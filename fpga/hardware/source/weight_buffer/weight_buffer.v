==> flow/design.v <==
`timescale 1ns/1ps
  function integer ceil_a_by_b;
    input integer a;
    input integer b;
    integer c;
    begin
      c = a < b ? 1 : a % b == 0 ? a/b : a/b+1;
      ceil_a_by_b = c;
    end
  endfunction
  function integer floor_a_by_b;
    input integer a;
    input integer b;
    integer c;
    begin
      c = a < b ? 0 : a/b;
      floor_a_by_b = c;
    end
  endfunction
module weight_buffer
#(   
  parameter integer RD_WIDTH      = 16,
  parameter integer WR_WIDTH      = 64,
  parameter integer RD_ADDR_WIDTH = 7,
  parameter integer WR_ADDR_WIDTH = 5
)
(    
  input  wire                           clk,
  input  wire                           reset,
  input  wire                           read_req,
  output reg  [ RD_WIDTH      -1 : 0 ]  read_data,
  input  wire [ RD_ADDR_WIDTH -1 : 0 ]  read_addr,
  input  wire                           write_req,
  input  wire [ WR_WIDTH      -1 : 0 ]  write_data,
  input  wire [ WR_ADDR_WIDTH -1 : 0 ]  write_addr
);
  localparam integer MEM_WIDTH      = WR_WIDTH;
  localparam integer MEM_ADDR_WIDTH = WR_ADDR_WIDTH;
  localparam integer MUX_SEL_WIDTH  = (
(WR_WIDTH/RD_WIDTH) <= (1<<0) ? 0 : (WR_WIDTH/RD_WIDTH) <= (1<<1) ? 1 :
(WR_WIDTH/RD_WIDTH) <= (1<<2) ? 2 : (WR_WIDTH/RD_WIDTH) <= (1<<3) ? 3 :
(WR_WIDTH/RD_WIDTH) <= (1<<4) ? 4 : (WR_WIDTH/RD_WIDTH) <= (1<<5) ? 5 :
(WR_WIDTH/RD_WIDTH) <= (1<<6) ? 6 : (WR_WIDTH/RD_WIDTH) <= (1<<7) ? 7 :
(WR_WIDTH/RD_WIDTH) <= (1<<8) ? 8 : (WR_WIDTH/RD_WIDTH) <= (1<<9) ? 9 :
(WR_WIDTH/RD_WIDTH) <= (1<<10) ? 10 : (WR_WIDTH/RD_WIDTH) <= (1<<11) ? 11 :
(WR_WIDTH/RD_WIDTH) <= (1<<12) ? 12 : (WR_WIDTH/RD_WIDTH) <= (1<<13) ? 13 :
(WR_WIDTH/RD_WIDTH) <= (1<<14) ? 14 : (WR_WIDTH/RD_WIDTH) <= (1<<15) ? 15 :
(WR_WIDTH/RD_WIDTH) <= (1<<16) ? 16 : (WR_WIDTH/RD_WIDTH) <= (1<<17) ? 17 :
(WR_WIDTH/RD_WIDTH) <= (1<<18) ? 18 : (WR_WIDTH/RD_WIDTH) <= (1<<19) ? 19 :
(WR_WIDTH/RD_WIDTH) <= (1<<20) ? 20 : (WR_WIDTH/RD_WIDTH) <= (1<<21) ? 21 :
(WR_WIDTH/RD_WIDTH) <= (1<<22) ? 22 : (WR_WIDTH/RD_WIDTH) <= (1<<23) ? 23 :
(WR_WIDTH/RD_WIDTH) <= (1<<24) ? 24 : (WR_WIDTH/RD_WIDTH) <= (1<<25) ? 25 :
(WR_WIDTH/RD_WIDTH) <= (1<<26) ? 26 : (WR_WIDTH/RD_WIDTH) <= (1<<27) ? 27 :
(WR_WIDTH/RD_WIDTH) <= (1<<28) ? 28 : (WR_WIDTH/RD_WIDTH) <= (1<<29) ? 29 :
(WR_WIDTH/RD_WIDTH) <= (1<<30) ? 30 : (WR_WIDTH/RD_WIDTH) <= (1<<31) ? 31 : 32);
  reg  [ MEM_WIDTH      -1 : 0 ] mem [ 0 : (1<<WR_ADDR_WIDTH) - 1 ];
  reg  [ MEM_WIDTH      -1 : 0 ] mem_out;
  reg  [ MUX_SEL_WIDTH  -1 : 0 ] mux_sel, mux_sel_d;
  reg  [ WR_ADDR_WIDTH  -1 : 0 ] mem_addr;
  reg                            read_req_d, read_req_dd;
  wire [ 1024           -1 : 0 ] GND = 1024'd0;
  integer ii, jj;
  reg [WR_WIDTH-1:0] tmp;
  initial begin
    for (ii=0; ii<1<<WR_ADDR_WIDTH; ii=ii+1)
    begin
      tmp = 0;
      for (jj=1<<(RD_ADDR_WIDTH-WR_ADDR_WIDTH); jj > -1; jj=jj-1)
      begin
        tmp = (tmp << RD_WIDTH) + (ii*(1<<(RD_ADDR_WIDTH - WR_ADDR_WIDTH)) + jj);
        mem [ii] = tmp;
      end
    end
  end
  always @(posedge clk)
  begin: MEM_ADDR_GEN
    if (reset)
      {mem_addr, mux_sel} <= 'b0;
    else if (read_req)
      {mem_addr, mux_sel} <= read_addr;
  end
  always @(posedge clk)
    read_req_d <= read_req;
  always @(posedge clk)
    read_req_dd <= read_req_d;
  always @(posedge clk)
  begin: MEM_READ
    if (reset)
      mem_out <= GND[MEM_WIDTH-1:0];
    else if (read_req_d)
      mem_out <= mem[mem_addr];
  end
  always @(posedge clk)
    mux_sel_d <= mux_sel;
  always @(posedge clk)
  begin: MUX_READ
    read_data <= mem_out[mux_sel_d*RD_WIDTH+:RD_WIDTH];
  end
  always @(posedge clk)
  begin: WRITE
    if (write_req)
    begin
      mem[write_addr] <= write_data;
    end
  end
endmodule
---- From RTL to reports: weight_buffer ----
Tool output for the design above, in the order of the flow.
Lines are those of the file above, counted from 1.
Operators: Yosys type, input widths -> output width; for muxes data width and select width s.
Cell names lack the library's common part.
A cell with -- has no value.
design
  design top .............................. weight_buffer
  clock ................................... clk
  library ................................. sky130hd
  library corner .......................... tt_025C_1v80

---- Elaborated design ----
Yosys after proc, flatten, opt, wreduce and memory -nomap, before mapping. Enables and synchronous resets that opt folds into registers are not counted as muxes. Memory bits, and registers merged into a memory's read port (data or address), are not among the register bits. Print and check cells are not counted. Equal cells are merged and count once.
Memory sizes are those after Yosys's memory passes, which may raise the word count (mostly to a power of two), join words into wider ones and drop unused or constant bits.
bit counts
  flip-flop bits (word level) ............. 26
  bits in writable memories ............... 2,048
  word width x clocked read ports ......... 64
  memory cells ............................ 1
  bits of input ports ..................... 80
  output and inout bits ................... 16
  elaborated cells ........................ 10
memory list
  name  depth  bits a word  read ports  wr ports  line  RTL
  mem   32     64           1           1         56    reg  [ MEM_WIDTH      -1 : 0 ] mem [ 0 : (1<<WR_ADDR_WIDTH) - 1 ];
cells by class
  shift operators ......................... 1
  mux-type cells .......................... 3
operators by type and width
  cell              number
  $shiftx 64x7->16  1
  $mux 64           1
  $mux 5            1
  $mux 1            1

---- Longest topological paths ----
Depth = most cells in a row (Yosys ltp): at word level without a register or memory, in the mapped netlist without a sequential cell, where the memories' decode and read muxes count.
logic depth
  depth after elaboration ................. 1
  ABC_AREA ................................ 1
  depth in mapped cells ................... 14
  depth with buffers taken out ............ 11

---- Synthesis result ----
Yosys stat after the flow's synthesis: flattened, memories mapped to cells. It holds for the ABC_AREA given above (unset counts as 0); a run with the other value may have another netlist.
The area totals of this step are shown rounded.
cells by type
  type      number  total area (µm²)
  edfxtp_1  2,048   6.15E+04
  nand3_1   1,966   9.84E+03
  nand2_1   2,176   8.17E+03
  dfxtp_1   90      1.8E+03
  buf_2     254     1.27E+03
  nor2_1    197     739.459
  buf_4     60      450.432
  clkbuf_1  99      371.606
  inv_1     74      277.766
  buf_6     15      168.912
  o21ai_0   32      160.154
  buf_1     42      157.651
  o22ai_1   16      100.096
  a211oi_1  5       37.536
  a21oi_1   2       10.01
  inv_4     1       6.256
  clkinv_1  1       3.754
  inv_2     1       3.754
mapped netlist
  mapped cells ............................ 7,079
  cell area after synthesis ............... 0.08507 mm²
  sequential part of the area ............. 0.0633 mm²
  flip-flops .............................. 2,138
  buffers ................................. 470

---- Timing after synthesis ----
OpenSTA on the mapped netlist: ideal clock, no wires. The path of least setup slack (recovery checks aside). Input and output delay are each 20% of the period. Register names are those of the netlist, which keeps one name where synthesis merged equal registers.
timing post-synthesis
  kind .................................... input port to flip-flop
  start ................................... input port write_addr[0]
  end ..................................... memory mem[0][0]
  period .................................. 6.71 ns
  external input delay .................... 1.342 ns
  setup time .............................. 0.486 ns
  launch time at the first pin ............ 1.342 ns
  arrival time ............................ 4.319 ns
  required time ........................... 6.224 ns
  slack ................................... 1.904 ns
  path delay .............................. 3.463 ns
  driving pins on the path ................ 3
  buffers on the path ..................... 0
  period reached after synthesis .......... 4.806 ns
"path delay" = arrival - input delay + setup time.
"driving pins on the path": output pins that drive a net of the path, with the launching flip-flop's if there is one; two outputs of one cell count as two.
"period reached after synthesis" = period - worst setup slack (recovery checks aside). The figure is calculated, with input and output delays left at 20% of the set period.
The rows between start and end are the longest chain of elaborated cells between them; the timing report does not say that the signal goes this way. Where chains are equally long, one stands for them.
A line is the first line of the expression or statement that the cell stems from. Yosys adds cells for indexed reads and writes and turns some case tables into memories.
on the way, post-synthesis
  path through ............................ inv_1 > nand3_1 > nor2_1
  length of the longest elaborated chain .. 1
  elaborated cells between the ends (all ways) .. 1
  source lines of those cells ............. 1
  classes of those cells .................. 1 x mux
ends and longest elaborated chain, post-synthesis
  item                line  RTL
  start: declaration  35    input  wire [ WR_ADDR_WIDTH -1 : 0 ]  write_addr
  $mux 5              101   if (write_req)
  end: declaration    56    reg  [ MEM_WIDTH      -1 : 0 ] mem [ 0 : (1<<WR_ADDR_WIDTH) - 1 ];

---- Timing after layout ----
From the final timing report of run 1: the path of least setup slack in the routed layout; clock arrival at registers is part of the times.
timing post-layout
  kind .................................... flip-flop to flip-flop
  start ................................... register mem_addr[0]
  end ..................................... register mem_out[34]
  period .................................. 5.88 ns
  setup time .............................. 0.06 ns
  launch time at the first pin ............ 0.74 ns
  arrival time ............................ 3.96 ns
  required time ........................... 6.58 ns
  slack ................................... 2.63 ns
  driving pins on the path ................ 11
  buffers on the path ..................... 1
on the way, post-layout
  path through ............................ dfxtp_4 > inv_16 > buf_12 > nand2_1 > nand3_1 > nand3_1 > nand3_1 > nand3_1 > nand3_1 > nand2_1 > inv_1
ends and longest elaborated chain, post-layout
  item                line  RTL
  start: declaration  59    reg  [ WR_ADDR_WIDTH  -1 : 0 ] mem_addr;
  end: declaration    57    reg  [ MEM_WIDTH      -1 : 0 ] mem_out;
No chain of elaborated cells between the ends is given.

2 stored runs of weight_buffer in the flow (synthesis by Yosys, layout by OpenROAD, sky130hd cells), in arbitrary order. Constraints: input delay and output delay 20% of the set period each, output load 0.01 pF.
"clock period achieved" is the run's clock period less its worst setup slack. It is reckoned from that one timing run; input and output delays stay at 20% of the period that was set.
"allowed time less slack (worst setup path)" is the time allowed to the run's worst setup path (the clock period less input and output delay, where it has them) less its slack. Clock arrival times count: a late capture clock shortens it, a late launch clock lengthens it.
"total design power": no workload was simulated; the value follows from the tool's default switching activity.
The measured numbers are rounded.

---- run 1 ----
settings
  period_ns = 5.88
  CORE_UTILIZATION = 66
  PLACE_DENSITY_LB_ADDON = 0.16
  CELL_PAD_IN_SITES_GLOBAL_PLACEMENT = 1
  TNS_END_PERCENT = 15
  ABC_AREA = 1
  CTS_CLUSTER_SIZE = 92
  CTS_CLUSTER_DIAMETER = 107
  CAP_MARGIN = 10
  SLEW_MARGIN = 40
  CORE_MARGIN = 2
results
  clock period achieved ................... 3.254 ns
  total die area .......................... 0.1318 mm²
  final setup TNS ......................... 0.000 ns
  final utilization ....................... 70.0 %
  worst hold slack ........................ 0.369 ns
  standard-cell area after routing ........ 0.08944 mm²
  total design power ...................... 25.75 mW
  setup slack of the worst path ........... 2.626 ns
  allowed time less slack (worst setup path) .. 3.25 ns
  class of the worst setup path ........... flip-flop to flip-flop
  area of the synthesized netlist ......... 0.08507 mm²

---- run 2 ----
settings
  period_ns = 4.4
  CORE_UTILIZATION = 51
  PLACE_DENSITY = 0.46
  CORE_ASPECT_RATIO = 0.75
  CELL_PAD_IN_SITES_GLOBAL_PLACEMENT = 3
  CELL_PAD_IN_SITES_DETAIL_PLACEMENT = 0
  ABC_AREA = 0
  GPL_ROUTABILITY_DRIVEN = 0
  CTS_CLUSTER_SIZE = 15
  CAP_MARGIN = 30
  CORE_MARGIN = 2
  SLEW_MARGIN = 20
results
  clock period achieved ................... 3.047 ns
  total die area .......................... 0.1619 mm²
  final setup TNS ......................... 0.000 ns
  final utilization ....................... 58.7 %
  worst hold slack ........................ 0.353 ns
  standard-cell area after routing ........ 0.09245 mm²
  total design power ...................... 42.69 mW
  setup slack of the worst path ........... 1.353 ns
  allowed time less slack (worst setup path) .. 3.05 ns
  class of the worst setup path ........... flip-flop to flip-flop
  area of the synthesized netlist ......... 0.08091 mm²
